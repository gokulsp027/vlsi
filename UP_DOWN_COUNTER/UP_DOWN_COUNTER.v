==> flow/design.v <==
`timescale 1ns / 1ps
module udc(input clk,reset,up_down,
output reg [7:0] count);
always @(posedge clk, negedge reset) begin
if (!reset) begin
count <= 2'b0;
end
else if (up_down) begin
count <= count + 1;
end
else begin
count <= count - 1;
end
end
endmodule
* Tool chain data of udc
Tool output for the design above, in the order of the flow. Line numbers count from 1 in the design file above. Operators: Yosys type, input widths -> output width; for muxes data width and select width s. Library cell names are shortened. The mark - stands for no value.
Inputs: top udc, clock port clk, standard-cell library sky130hd, timing corner tt_025C_1v80

* Word level
Source: Yosys, flattened and elaborated, memories not mapped. Widths are those after wreduce; folded enables and synchronous resets count as part of the registers. Registers that Yosys merges into a memory's read port (data or address) are not register bits. Print and check cells do not count. Equal cells are merged and count once.
Word-level totals: register bits 8, word-level cells 4, output and inout bits 8
Cells by class: muxes and demuxes 1, add/subtract/negate cells 2
Operators by type and width (count):
- $add 8x1->8 const B | 1
- $sub 8x1->8 const B | 1
- $mux 8 | 1

* Logic depth
Longest topological path by Yosys (ltp), each cell counted once; first at word level (registers and memories cut), then after technology mapping (sequential cells cut; the memories' decode and read muxes count).
Logic depth: depth in word-level cells 2, ABC_AREA 0, depth in mapped cells 6, depth with buffers taken out 6

* After synthesis
Source: synth_stat.txt of the flow (Yosys; design flattened, memories mapped). It holds for the ABC_AREA given above (unset counts as 0); a run with the other value may have another netlist.
Mapped netlist: area of sequential cells 200.2 sq um, mapped flip-flops 8, cells in the netlist 44, chip area (Yosys) 481.7 sq um, buffer cells 0
Cell types (count):
- dfrtp_1 | 8
- ha_1 | 6
- xnor2_1 | 5
- a21oi_1 | 5
- fa_1 | 1
- a41oi_2 | 1
- a211oi_2 | 1
- inv_1 | 3
- nand2_1 | 3
- nor2_1 | 3
- o21ai_0 | 2
- xor2_1 | 1
- a211oi_1 | 1
- a21o_1 | 1
- o211ai_1 | 1
- o21bai_1 | 1
- nor2b_1 | 1

* Path before layout
OpenSTA on the mapped netlist: ideal clock, no wires. The path of least setup slack (recovery checks aside). Input and output delay are each 20% of the period. Register names are those of the netlist, which keeps one name where synthesis merged equal registers.
Path post-synthesis: kind in2reg, start input up_down, end register count[6], slack 1.008 ns, delay of the path 1.216 ns, driving pins on the path 6, input delay 0.556 ns, launch time at the first pin 0.556 ns, period 2.78 ns, path buffers 0, required time 2.700 ns, arrival time 1.692 ns, synthesis period reached 1.772 ns
"delay of the path" = arrival - input delay + setup time. "driving pins on the path": output pins that drive a net of the path, with the launching flip-flop's if there is one; two outputs of one cell count as two. "synthesis period reached" = period - worst setup slack (recovery checks aside). The figure is calculated, with input and output delays left at 20% of the set period. Between the ends stands the longest chain of elaborated cells between them, by number of cells; it is not shown to be the way that was timed. Of several equally long chains one is given. A line is the first line of the expression or statement that the cell stems from. Yosys adds cells for indexed reads and writes and turns some case tables into memories. At most two assigning lines are given for a register; there are more.
Between the ends, post-synthesis: path through inv_1 fa_1 a21oi_1 o211ai_1 a21oi_1 xnor2_1, cells in the longest elaborated chain 1, elaborated cells on any way between the ends 1, those cells by class 1 x mux
Ends and longest elaborated chain, post-synthesis:
- start: declaration | line 2 | module udc(input clk,reset,up_down,
- $mux 8 | line 8 | else if (up_down) begin
- end: assignment | line 9 | count <= count + 1;
- end: assignment | line 12 | count <= count - 1;
- end: declaration | line 3 | output reg [7:0] count);

* Path in the finished layout
From the final timing report of stored run 1: the path of least setup slack in the routed layout; clock arrival at registers is part of the times.
Path after layout: kind in2reg, start input up_down, end register count[7], input delay 0.40 ns, required time 2.14 ns, period 2.0 ns, launch time at the first pin 0.40 ns, driving pins on the path 8, arrival time 2.09 ns, path buffers 2, slack 0.05 ns
Between the ends stands the longest chain of elaborated cells between them, by number of cells; it is not shown to be the way that was timed. Of several equally long chains one is given. At most two assigning lines are given for a register; there are more.
Between the ends, after layout: path through clkdlybuf4s50_1 inv_2 buf_4 ha_2 nand2_1 o21ai_1 a41oi_2 xnor2_1, cells in the longest elaborated chain 1, elaborated cells on any way between the ends 1, those cells by class 1 x mux
Ends and longest elaborated chain, after layout:
- start: declaration | line 2 | module udc(input clk,reset,up_down,
- $mux 8 | line 8 | else if (up_down) begin
- end: assignment | line 9 | count <= count + 1;
- end: assignment | line 12 | count <= count - 1;
- end: declaration | line 3 | output reg [7:0] count);

Subject: flow runs of udc

Hi,

Below are 2 stored runs of the flow (Yosys, OpenROAD; platform sky130hd) on udc, each with its settings and what was measured, unordered. Constraints: input delay and output delay 20% of the set period each, output load 0.01 pF.
"period achieved" is the run's clock period less its worst setup slack. It is reckoned from that one timing run; input and output delays stay at 20% of the period that was set.
"time of the worst setup path" is the time allowed to the run's worst setup path (the clock period less input and output delay, where it has them) less its slack. Clock arrival times count: a late capture clock shortens it, a late launch clock lengthens it.
"power" rests on the timing tool's default activity at the inputs, not on a simulated workload.

* Stored run 1 | settings: period_ns 2.0; CORE_UTILIZATION 37; SETUP_SLACK_MARGIN 0.02; PLACE_DENSITY_LB_ADDON 0.07; CELL_PAD_IN_SITES_DETAIL_PLACEMENT 2; TNS_END_PERCENT 25; CTS_CLUSTER_SIZE 57; CAP_MARGIN 25; MIN_ROUTING_LAYER met2; CORE_MARGIN 2; SLEW_MARGIN 20 | results: power 1462 uW; standard-cell area of the final layout 754.5 sq um; lowest setup slack 0.055 ns; area inside the die boundary 1606.4 sq um; cell area after synthesis 481.7 sq um; time of the worst setup path 1.55 ns; kind of the worst setup path in2reg; final utilization 60.2 %; summed negative setup slack 0.000 ns; period achieved 1.945 ns
* Stored run 2 | settings: period_ns 1.39; CORE_UTILIZATION 16; SETUP_SLACK_MARGIN -0.09; HOLD_SLACK_MARGIN -0.02; CELL_PAD_IN_SITES_DETAIL_PLACEMENT 2; TNS_END_PERCENT 50; GPL_TIMING_DRIVEN 1; GPL_ROUTABILITY_DRIVEN 0; CTS_CLUSTER_SIZE 88; MIN_ROUTING_LAYER met1; MAX_ROUTING_LAYER met5; CAP_MARGIN 20; CORE_MARGIN 2; SLEW_MARGIN 20 | results: power 1805 uW; standard-cell area of the final layout 763.2 sq um; lowest setup slack -0.125 ns; area inside the die boundary 3465.7 sq um; cell area after synthesis 481.7 sq um; time of the worst setup path 1.51 ns; kind of the worst setup path reg2reg; final utilization 27.2 %; summed negative setup slack -0.336 ns; period achieved 1.515 ns

Regards
